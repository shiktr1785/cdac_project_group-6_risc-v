==> flow/design.v <==
module instr_mem_v1 (
    output logic [31:0] instr,
    input  logic        next_instr,
    input  logic        clk,
    input  logic        reset_n
);
    logic [31:0]  instr_mem [63];   
    logic [5:0]  current_address;   
  always_ff @(posedge clk or negedge reset_n) begin : mem_block
    if (!reset_n) begin
      current_address <= 6'b0;
      instr <= 32'b0;
    end else begin
        if (next_instr) begin
        instr <= instr_mem[current_address];
        current_address <= current_address + 1'b1;
      end else begin
        instr <= instr;
        current_address <= current_address;
      end
    end   
  end
  initial begin
      for (int i = 0; i < 63; i++) begin
      case (i % 3)
        0: begin
          instr_mem[i] = 32'h00A00093;
        end
        1: begin
          instr_mem[i] = 32'h00108133;
        end
        2: begin
          instr_mem[i] = 32'h00208203;
        end
        default: begin
          instr_mem[i] = 32'h00108133;
        end
      endcase
    end
  end
endmodule   
# == Reports on instr_mem_v1 ==
# The steps from the RTL of instr_mem_v1 to its reports follow in flow order.
# Line numbers count from 1 in the design file above.
# Library cell names are shortened.
# A cell with n/a has no value.
# setup
design,instr_mem_v1
clock,clk
library,sky130hd
lib_corner,tt_025C_1v80

# == After elaboration ==
# Yosys after proc, flatten, opt, wreduce and memory -nomap, before mapping. Enables and synchronous resets that opt folds into registers are not counted as muxes. Memory bits, and registers merged into a memory's read port (data or address), are not among the register bits. Print and check cells are not counted. Equal cells are merged and count once.
# Yosys's memory passes give these memory sizes; they may raise the number of words (mostly to a power of two), join words into wider ones and drop unused or constant bits.
# word_totals
register_bits,38
romBits,567
clocked_rd_ports_x_width,9
mem_count,1
input_bits,3
out_inout_bits,32
elab_cells,5
# op_classes
n_addsub,1
reduce_and_logical,1
# memory_table
name,words,width,rd,write_ports,line,text
instr_mem,63,9,1,0,7,logic [31:0]  instr_mem [63];
# ops
operator,count
adder 6 x 1 -> 6 bit with constant B,1
zero test 1 bit,1

# == Depth ==
# Longest topological path by Yosys (ltp), each cell counted once; first at word level (registers and memories cut), then after technology mapping (sequential cells cut; the memories' decode and read muxes count).
# logic_depth
word_depth,1
ABC_AREA,0
depth_mapped,7
mapped_depth_nobuf,6

# == Netlist ==
# Yosys stat after the flow's synthesis: flattened, memories mapped to cells. It holds for the ABC_AREA given above (unset counts as 0); a run with the other value may have another netlist.
# The area totals of this step are shown rounded.
# mapped
mapped_cells,148
area_mm2,0.00134
ff_cells,13
# by_type
cell,count,type_area_um2
dfrtp_1,13,325.312
buf_4,27,202.694
mux4_2,4,90.086
ha_1,7,87.584
o21ai_0,9,45.043
nand2_1,10,37.536
xnor2_1,4,35.034
inv_1,8,30.029
o211ai_1,4,30.029
o2111ai_1,3,26.275
xor2_1,3,26.275
nor2b_1,4,25.024
nand3b_1,3,22.522
o211a_1,2,20.019
o221ai_1,2,17.517
a211oi_1,2,15.014
a221oi_2,1,15.014
buf_2,3,15.014
# Other cell types: 27; their cells: 39.

# == Path before layout ==
# Path of least setup slack by OpenSTA after synthesis, without wires, with an ideal clock, recovery checks aside; 20% of the period is set as input and as output delay. Where synthesis merged equal registers, the netlist keeps one of their names.
# synth_path
path_kind,register to register
start,register current_address[1]
end,register instr[20]
tclk_ns,1.89
launch_ns,0.000
arrival_ns,1.701
required_ns,1.748
slack_ns,0.047
delay_ns,1.843
driving_pins,7
path_buffers,0
synth_period_reached_ns,1.843
# "delay_ns" is the arrival time less input delay plus setup time.
# "driving_pins" counts driving pins, that of a launching flip-flop among them; a cell with two outputs on the path counts twice.
# "synth_period_reached_ns" = period - worst setup slack (recovery checks aside). The figure is calculated, with input and output delays left at 20% of the set period.
# At most two assigning lines are given for a register; there are more.
# synth_between
cell_sequence,dfrtp_1 -> inv_1 -> ha_1 -> or4b_2 -> o211a_1 -> a21boi_1 -> a211oi_1
# synth_rtl
element,line,text
from (decl),8,logic [5:0]  current_address;
from (assign),16,current_address <= current_address + 1'b1;
from (assign),19,current_address <= current_address;
to (decl),2,"output logic [31:0] instr,"
# No chain of elaborated cells between the ends is given.

# == Path in the finished layout ==
# From the final timing report of job 1: the path of least setup slack in the routed layout; clock arrival at registers is part of the times.
# layout_path
path_kind,register to register
start,register current_address[1]
end,register instr[20]
tclk_ns,1.51
launch_ns,0.27
arrival_ns,1.89
required_ns,1.67
slack_ns,-0.22
driving_pins,8
path_buffers,1
# At most two assigning lines are given for a register; there are more.
# layout_between
cell_sequence,dfrtp_1 -> inv_2 -> buf_4 -> ha_4 -> or4b_4 -> o211a_1 -> a21boi_1 -> a211oi_1
# layout_rtl
element,line,text
from (decl),8,logic [5:0]  current_address;
from (assign),16,current_address <= current_address + 1'b1;
from (assign),19,current_address <= current_address;
to (decl),2,"output logic [31:0] instr,"
# No chain of elaborated cells between the ends is given.

# Stored flow runs of instr_mem_v1 (2 of them; Yosys, OpenROAD, sky130hd). They differ in their settings and are not a sequence. Constraints: input delay and output delay 20% of the set period each, output load 0.01 pF.
# By "design_power_uw" is meant OpenSTA's value without simulated activity: inputs other than the clock are taken to toggle once in ten clock periods, and the tool carries that through the logic.
# Results are given in rounded form.
# Settings: - = not set for that run.
run,period_ns,CAP_MARGIN,CORE_MARGIN,CORE_UTILIZATION,SLEW_MARGIN,SETUP_SLACK_MARGIN,PLACE_DENSITY_LB_ADDON,ABC_AREA,CTS_CLUSTER_DIAMETER,MIN_ROUTING_LAYER,layout_utilization_pct,setup_ws_ns,design_power_uw,final_die_area_mm2,synthArea_mm2
job 1,1.51,20,2,40,20,-,-,-,-,-,53.1,-0.217,4270,0.00383,0.00134
job 2,1.32,20,2,54,20,0.3,0.08,1,100,met2,81.4,-0.323,4810,0.00257,0.00118
