==> flow/design.v <==
module regfile (
    input  logic        clk,
    input  logic        rs_addr_valid,   
    input  logic [14:0] rs1_rs2_rd,      
    input  logic        rd_wr_en,        
    input  logic        rs_store,        
    input  logic [31:0] imme_data,       
    input  logic [31:0] alu_data_out,    
  	output logic [31:0] rs_data,         
    output logic [31:0] rs_data_mux,     
    output logic        op_done          
);
    logic [31:0] reg_file [31:0];
    logic [4:0]  addr_rs1;
    logic [4:0]  addr_rs2;
    logic [4:0]  addr_rd;
    always_ff @(posedge clk) begin
            op_done <= 1'b0;
            if (rs_addr_valid) begin
                addr_rs1 <= rs1_rs2_rd[14:10]; 
                addr_rs2 <= rs1_rs2_rd[9:5];
                addr_rd  <= rs1_rs2_rd[4:0];
                if (rs_store) begin
                    if (rs1_rs2_rd[4:0] != 5'b0) begin
                        reg_file[rs1_rs2_rd[4:0]] <= imme_data;
                    end
                    op_done <= 1'b1; 
                end
            end
            else if (rd_wr_en) begin
                if (addr_rd != 5'b0) begin
                    reg_file[addr_rd] <= alu_data_out;
                end
                op_done <= 1'b1;
            end
    end
    assign rs_data = (addr_rs1 == 5'b0) ? 32'b0 : reg_file[addr_rs1];
    assign rs_data_mux = (addr_rs2 == 5'b0) ? 32'b0 : reg_file[addr_rs2];
endmodule 
# Reports on regfile

What the tools print for regfile, step after step.
Lines are those of the file above, counted from 1.
Cell names lack the library's common part.
A cell with -- has no value.

Design top: regfile
Clock: clk
Standard-cell library: sky130hd
Timing corner: tt_025C_1v80

# Word level

Source: Yosys, flattened and elaborated, memories not mapped. Widths are those after wreduce. Print and check cells do not count. Equal cells are merged and count once.
Memory sizes are those after Yosys's memory passes, which may raise the word count (mostly to a power of two), join words into wider ones and drop unused or constant bits.

Flip-flop bits (word level): 16
Bits in writable memories: 1024
Clocked read ports x word width: 64
Memories kept: 1
Input port bits: 83
Output and inout bits: 65
Elaborated cells: 38

Memory list:

| name     | words | bits a word | rd ports | wr ports | RTL line | text |
| reg_file | 32    | 32          | 2        | 1        | 13       | `logic [31:0] reg_file [31:0];` |

Muxes and demuxes: 28
Reductions and logical operators: 5

Operators by type and width:

| operator            | number |
| 32-bit 2-to-1 mux   | 9 |
| 5-bit 2-to-1 mux    | 9 |
| 32-bit OR reduction | 1 |
| 5-bit logical NOT   | 2 |
| 5-bit nonzero test  | 2 |
| 1-bit 2-to-1 mux    | 10 |

# Longest topological paths

Depth = most cells in a row (Yosys ltp): at word level without a register or memory, in the mapped netlist without a sequential cell, where the memories' decode and read muxes count.

Word-level depth: 6
ABC_AREA: 0
Gate-level depth with buffers: 9
Gate-level depth less buffers: 4

# Synthesis result

The flow's flattened synthesis, as Yosys stat reports it; memories are mapped. The netlist is that of the ABC_AREA named above (0 if unset); the other value can give another one.

Cells in the netlist: 2430
Synthesis area: 48718.0 um^2
Sequential area: 31420.1 um^2
Mapped flip-flops: 1050
Buffers: 201

Cell types:

| cell      | number |
| edfxtp_1  | 1039 |
| mux4_2    | 448 |
| mux2i_1   | 258 |
| a221o_1   | 65 |
| a22oi_1   | 64 |
| mux2_2    | 42 |
| a31oi_1   | 68 |
| a221oi_1  | 45 |
| buf_2     | 63 |
| buf_4     | 41 |
| clkbuf_1  | 67 |
| dfxtp_1   | 11 |
| buf_6     | 19 |
| o2111ai_1 | 17 |
| nand2_1   | 39 |
| o21ai_0   | 26 |
| o21ai_1   | 23 |
| nor3_1    | 19 |

Other cell types: 27; their cells: 76.

# Worst setup path after synthesis

Path of least setup slack by OpenSTA after synthesis, without wires, with an ideal clock, recovery checks aside; 20% of the period is set as input and as output delay. Where synthesis merged equal registers, the netlist keeps one of their names.

Path type: input to register
From: in rd_wr_en
To: mem reg_file[1][0]
Period: 5.73 ns
Input delay: 1.146 ns
Arrival: 4.286 ns
Path slack: 0.983 ns
Path delay: 3.601 ns
Stages: 5
Synthesis period reached: 4.747 ns

"path delay" = arrival - input delay + setup time.
"stages" counts driving pins, that of a launching flip-flop among them; a cell with two outputs on the path counts twice.
"synthesis period reached" = period - worst setup slack (recovery checks aside). The figure is calculated, with input and output delays left at 20% of the set period.
The rows between start and end are the longest chain of elaborated cells between them; the timing report does not say that the signal goes this way. Where chains are equally long, one stands for them.
A line is the first line of the expression or statement that the cell stems from. Yosys adds cells for indexed reads and writes and turns some case tables into memories.
Only ways into the end's enable, where the timed path ends, are counted here.

Path through: nor2b_1 > o21ai_2 > buf_6 > o32a_2 > nor3_1
Cells in the longest elaborated chain: 4
Elaborated cells on any way between the ends: 7
RTL lines with such cells: 2
Those cells by class: mux: 6; reduce/logical: 1

RTL lines, path after synthesis:

| what                | RTL line | text |
| start: declaration  | 5        | `input  logic        rd_wr_en,` |
| 1-bit 2-to-1 mux    | 30       | `else if (rd_wr_en) begin` |
| 1-bit 2-to-1 mux    | 19       | `if (rs_addr_valid) begin` |
| 32-bit OR reduction | --       |  |
| 5-bit 2-to-1 mux    | --       |  |
| end: declaration    | 13       | `logic [31:0] reg_file [31:0];` |

# Worst path after layout

From the final timing report of flow run 2: the path of least setup slack in the routed layout; clock arrival at registers is part of the times.

Path type: register to output
From: reg (name not given)
To: out rs_data[28]
Period: 4.92 ns
Output delay: 0.98 ns
Arrival: 3.83 ns
Path slack: 0.11 ns
Stages: 7

Path through: dfxtp_4 > buf_4 > mux4_2 > mux2i_1 > a221o_1 > a31oi_1 > clkdlybuf4s50_1

RTL lines, path post-layout:

| what             | RTL line | text |
| end: declaration | 9        | `output logic [31:0] rs_data,` |

No chain of elaborated cells between the ends is given.

==> runs of regfile <==
Top module regfile; platform sky130hd; tools Yosys and OpenROAD; 2 stored runs in no particular order. Input and output delays are each 20% of the period that was set; the output load is 0.01 pF.
"achieved clock period" means the clock period less the worst setup slack. The figure is calculated, with input and output delays left at 20% of the set period.
By "critical path time" is meant the share of the clock period that the worst setup path is allowed (20% is reserved at inputs, 20% at outputs), minus its slack. Clock arrival times at its registers enter into it.
"total design power" is the tool's figure for a default switching activity; nothing was simulated.
Settings: -- = not set for that run.
Results: -- = not shown.

| item                                                     | flow run 1 | flow run 2         |
| period_ns                                                | 4.41       | 4.92               |
| CORE_UTILIZATION                                         | 66         | 58                 |
| PLACE_DENSITY_LB_ADDON                                   | 0.21       | 0.28               |
| CELL_PAD_IN_SITES_DETAIL_PLACEMENT                       | 1          | --                 |
| TNS_END_PERCENT                                          | 20         | --                 |
| GPL_ROUTABILITY_DRIVEN                                   | 1          | --                 |
| CTS_CLUSTER_SIZE                                         | 26         | --                 |
| CAP_MARGIN                                               | 20         | 20                 |
| CORE_MARGIN                                              | 2          | 2                  |
| SLEW_MARGIN                                              | 20         | 20                 |
| CELL_PAD_IN_SITES_GLOBAL_PLACEMENT                       | --         | 1                  |
| netlist area reported by Yosys (um^2)                    | --         | 48718.0            |
| setup slack of the worst path (ns)                       | --         | 0.106              |
| area of the standard cells in the finished layout (um^2) | --         | 55731.0            |
| total design power (µW)                                  | --         | 21445              |
| achieved clock period (ns)                               | --         | 4.814              |
| worst hold slack in the final report (ns)                | --         | 0.501              |
| utilization of the finished layout (%)                   | --         | 66.8               |
| total negative setup slack (ns)                          | --         | 0.000              |
| overall die area (um^2)                                  | --         | 86330.2            |
| critical path time (ns)                                  | --         | 3.83               |
| type of the worst setup path                             | --         | register to output |

Flow run 1: incomplete, routing halted on ODB-0269
